==> flow/design.v <==
`timescale 1ns / 1ps
module alu(
	input clk,
    input rst,
    input [3:0] rd_reg1,
    input [3:0] rd_reg2,
    input [2:0] alu_op,
    output reg [3:0] alu_output
    );
always @(posedge clk or posedge rst) begin
	if (rst) begin
		alu_output <= 3'b000;
	end
	else case (alu_op)
		3'b000:begin 			 
			alu_output = rd_reg1 + rd_reg2;
		end
		3'b001:begin 			 
			alu_output = ~rd_reg1;
		end
		3'b010:begin 			 
			alu_output = rd_reg1>>1;
		end
		3'b011:begin 			 
			alu_output = rd_reg1<<1;
		end
		3'b100:begin 			 
			alu_output = (rd_reg1 > rd_reg2) ? 4'b0001 : 4'b0000;
		end
		3'b101:begin 			 
			alu_output = (rd_reg1 == rd_reg2) ? 4'b0001 : 4'b0000;
		end
		3'b110:begin 			 
			alu_output = rd_reg2;
		end
		3'b111:begin 			 
			alu_output = rd_reg1;
		end
		default: begin
			alu_output = 4'b0000;
		end
	endcase
end
endmodule
`timescale 1ns / 1ps
module b_registro(
    input wa_reg,
    input ra_reg1,
    input ra_reg2,
    input [3:0] wd_reg,
    input w_enable,
    input rst,
    input clk,
    input wire [3:0] alu_op,
    output reg [3:0] rd_reg1,
    output reg [3:0] rd_reg2
    );
	reg [3:0] data_reg [1:0];
	always @(posedge clk or posedge rst) begin
		if (rst) begin
			data_reg[0] <= 4'b0000;
			data_reg[1] <= 4'b0000;
		end
		else if (w_enable) begin
			data_reg[wa_reg] <= wd_reg;
		end
		else begin
			rd_reg1 <= data_reg[ra_reg1];
			rd_reg2 <= data_reg[ra_reg2];
		end
	end
alu alu(.clk(clk), .rst(rst), .alu_op(alu_op), .rd_reg1(rd_reg1), .rd_reg2(rd_reg2));
endmodule
`timescale 1ns / 1ps
module control_u(
    input [7:0] instruction,
    input load,
	input clk,
	input rst,
    output reg [2:0] alu_op,
    output reg wa_reg,
    output reg [3:0] wd_reg,
    output reg ra_reg1,
    output reg ra_reg2,
    output reg w_enable,
    output reg ready
    );
always @(posedge clk or posedge rst) begin
	if (rst) begin
		alu_op <= 3'b000;
		wa_reg <= 0;
		wd_reg <= 4'b0000;
		ra_reg1 <= 0;
		ra_reg2 <= 0;
		w_enable <= 0;
		ready <= 0;
	end
	else if (load) begin
		alu_op <= instruction[7:5];
		case (alu_op)
			3'b000:begin
				ra_reg1=instruction[0];
				ra_reg2=instruction[1];
				w_enable=1'b0;
			end
			3'b001:begin
				ra_reg1=instruction[4];
				w_enable=1'b0;
			end
			3'b010:begin
				ra_reg1=instruction[4];
				w_enable=1'b0;
			end
			3'b011:begin
				ra_reg1=instruction[4];
				w_enable=1'b0;
			end
			3'b100:begin
				ra_reg1=instruction[4];
				ra_reg2=instruction[3];
				w_enable=1'b0;
			end
			3'b101:begin
				ra_reg1=instruction[4];
				ra_reg2=instruction[3];
				w_enable=1'b0;
			end
			3'b110:begin
				wa_reg=instruction[4];
				wd_reg=instruction[3:0];
				w_enable=1'b1;
			end
			3'b010:begin
				ra_reg1=instruction[4];
				w_enable=1'b0;
			end
		endcase
	end
end
b_registro b_registro(.clk(clk), .rst(rst), .wa_reg(wa_reg), .ra_reg1(ra_reg1), .ra_reg2(ra_reg2), .wd_reg(wd_reg), .w_enable(w_enable), .alu_op(alu_op));
endmodule
Tool chain data of control_u
What the tools print for control_u, step after step.
Lines are those of the file above, counted from 1.
Operators: Yosys type, input widths -> output width; for muxes data width and select width s.
Cell names lack the library's common part.
{ "setup": {"top_module": "control_u", "clk_port": "clk", "cell_library": "sky130hd", "corner": "tt_025C_1v80"} }

Word-level counts
Counts by Yosys on the flattened word-level netlist (proc, flatten, opt, wreduce). Print and check cells are left out. Cells with the same type and inputs are merged into one.
{ "op_classes": {"n_eq": 6, "n_mux": 3, "reduce_logical": 11} }
{ "op_table": {"columns": ["cell", "count"], "rows": [
  ["$eq 3x3->1 const B", 3],
  ["$reduce_and 2->1", 4],
  ["$reduce_bool 2->1", 3],
  ["$eq 3x2->1 const B", 2],
  ["$reduce_or 6->1", 1],
  ["$pmux 1 s2", 3],
  ["$reduce_or 5->1", 1],
  ["$eq 3x1->1 const B", 1],
  ["$logic_not 3->1", 1],
  ["$reduce_or 2->1", 1]
]} }
{ "word_totals": {"regBits": 11, "input_bits": 11, "output_inout_bits": 12, "elab_cells": 26} }

Longest topological paths
Depth = most cells in a row (Yosys ltp): at word level without a register or memory, in the mapped netlist without a sequential cell, where the memories' decode and read muxes count.
{ "depth": {"ltp_word": 4, "abc_area": 0, "ltp_mapped": 3, "mapped_depth_nobuf": 3} }

Mapped cells and area
Source: synth_stat.txt of the flow (Yosys; design flattened, memories mapped). It holds for the ABC_AREA given above (unset counts as 0); a run with the other value may have another netlist.
{ "types": {"columns": ["type", "count", "area_total_um2"], "rows": [
  ["dfrtp_1", 11, 275.264],
  ["mux2_2", 8, 90.086],
  ["and2b_2", 3, 26.275],
  ["nand3_4", 1, 17.517],
  ["a221o_1", 1, 10.01],
  ["a22o_2", 1, 10.01],
  ["mux2i_1", 1, 10.01],
  ["o211a_1", 1, 10.01],
  ["buf_4", 1, 7.507],
  ["nand2_1", 2, 7.507],
  ["o21a_1", 1, 7.507],
  ["a31oi_1", 1, 6.256],
  ["nand2b_1", 1, 6.256],
  ["nor2b_1", 1, 6.256],
  ["a21oi_1", 1, 5.005],
  ["conb_1", 1, 3.754],
  ["inv_1", 1, 3.754],
  ["nor2_1", 1, 3.754]
]} }
{ "synth_totals": {"cell_count": 38, "area_mm2": 0.0005067, "seq_area_mm2": 0.0002753, "ff_cells": 11, "n_buf": 1} }

Timing after synthesis
Path of least setup slack by OpenSTA after synthesis, without wires, with an ideal clock, recovery checks aside; 20% of the period is set as input and as output delay. Where synthesis merged equal registers, the netlist keeps one of their names.
{ "synth_path": {"path_kind": "register -> register", "start": "reg alu_op[0]", "end": "reg wa_reg", "tclk_ps": 1220, "setup_ps": 125, "t_first_pin_ps": 0, "t_arrival_ps": 1109, "required_ps": 1095, "slack_ps": -14, "path_delay_ps": 1234, "driving_pins": 4, "path_buffers": 0, "period_less_setup_slack_ps": 1234} }
"path_delay_ps" is the arrival time less input delay plus setup time.
"driving_pins": output pins that drive a net of the path, with the launching flip-flop's if there is one; two outputs of one cell count as two.
"period_less_setup_slack_ps" is the clock period less the worst setup slack; recovery checks do not enter. This is arithmetic on one report: input and output delays are still those of the set period (20% each).
The rows between start and end are the longest chain of elaborated cells between them; the timing report does not say that the signal goes this way. Where chains are equally long, one stands for them.
Each line given opens the expression or statement behind the cell; cells for indexed reads and writes are added by Yosys, which also makes memories of some case tables.
{ "synth_between": {"cell_sequence": "dfrtp_1 and2b_2 nand3_4 mux2_2", "elab_chain_len": 2, "cone_cells": 2, "classes_between": "1 x eq/ne; 1 x reduce/logical"} }
{ "synth_rtl": {"columns": ["element", "line", "source"], "rows": [
  ["start: declaration", 80, "output reg [2:0] alu_op,"],
  ["start: assignment", 90, "alu_op <= 3'b000;"],
  ["start: assignment", 99, "alu_op <= instruction[7:5];"],
  ["$eq 3x3->1", 100, "case (alu_op)"],
  ["$reduce_and 2->1", null, null],
  ["end: assignment", 91, "wa_reg <= 0;"],
  ["end: assignment", 129, "wa_reg=instruction[4];"],
  ["end: declaration", 81, "output reg wa_reg,"]
]} }

Path in the finished layout
Path of least setup slack in the final report of job 1 (OpenROAD, finished layout, wires in). Where an end is a register, its clock arrival counts in the times.
The path's times are printed in steps of 10 ps; the period is the one set.
{ "layout_path": {"path_kind": "register -> register", "start": "reg alu_op[0]", "end": "reg wa_reg", "tclk_ps": 1370, "setup_ps": 110, "t_first_pin_ps": 270, "t_arrival_ps": 1460, "required_ps": 1530, "slack_ps": 70, "driving_pins": 5, "path_buffers": 1} }
The rows between start and end are the longest chain of elaborated cells between them; the timing report does not say that the signal goes this way. Where chains are equally long, one stands for them.
{ "layout_between": {"cell_sequence": "dfrtp_1 buf_6 and2b_2 nand3_4 mux2_4", "elab_chain_len": 2, "cone_cells": 2, "classes_between": "1 x eq/ne; 1 x reduce/logical"} }
{ "layout_rtl": {"columns": ["element", "line", "source"], "rows": [
  ["start: declaration", 80, "output reg [2:0] alu_op,"],
  ["start: assignment", 90, "alu_op <= 3'b000;"],
  ["start: assignment", 99, "alu_op <= instruction[7:5];"],
  ["$eq 3x3->1", 100, "case (alu_op)"],
  ["$reduce_and 2->1", null, null],
  ["end: assignment", 91, "wa_reg <= 0;"],
  ["end: assignment", 129, "wa_reg=instruction[4];"],
  ["end: declaration", 81, "output reg wa_reg,"]
]} }

==> results <==
Record of 2 stored runs of the RTL-to-layout flow on control_u, platform sky130hd. The runs are unordered. Constraints: input delay and output delay 20% of the set period each, output load 0.01 pF.
"achieved_clock_period_ps" is the run's clock period less its worst setup slack. It is reckoned from that one timing run; input and output delays stay at 20% of the period that was set.
"worst_path_allowed_less_slack_ps" means the part of the period allowed to the worst setup path (the constraints hold back 20% at inputs and 20% at outputs) less its slack; where the path has registers, the arrival times of their clocks count too.
"totalPower_uw" rests on the timing tool's default activity at the inputs, not on a simulated workload.
"worst_path_allowed_less_slack_ps" is known to 10 ps.
[
  {
    "run": "job 1",
    "settings": { "period_ns": 1.37, "CORE_UTILIZATION": 25, "SETUP_SLACK_MARGIN": 0.07, "PLACE_DENSITY": 0.7, "CORE_ASPECT_RATIO": 0.85, "GPL_TIMING_DRIVEN": 0, "CTS_CLUSTER_SIZE": 47, "CAP_MARGIN": 15, "SLEW_MARGIN": 0, "MIN_ROUTING_LAYER": "met2", "MAX_ROUTING_LAYER": "met4", "CORE_MARGIN": 2 },
    "results": { "timing.setup.ws_ps": 69, "worst_path_allowed_less_slack_ps": 1300, "timing.worst_path_kind": "register -> register", "yosys.chip_area_mm2": 0.0005067, "totalPower_uw": 1015, "tns_setup_ps": 0, "design_die_area_mm2": 0.002404, "achieved_clock_period_ps": 1301, "final_stdcell_area_mm2": 0.000817 }
  },
  {
    "run": "job 2",
    "settings": { "period_ns": 0.968, "CORE_UTILIZATION": 29, "CORE_ASPECT_RATIO": 1.43, "MIN_ROUTING_LAYER": "met2", "MAX_ROUTING_LAYER": "met4", "CAP_MARGIN": 20, "CORE_MARGIN": 2, "SLEW_MARGIN": 20 },
    "results": { "timing.setup.ws_ps": -295, "worst_path_allowed_less_slack_ps": 1260, "timing.worst_path_kind": "register -> register", "yosys.chip_area_mm2": 0.0005067, "totalPower_uw": 1570, "tns_setup_ps": -2685, "design_die_area_mm2": 0.002103, "achieved_clock_period_ps": 1263, "final_stdcell_area_mm2": 0.0009171 }
  }
]
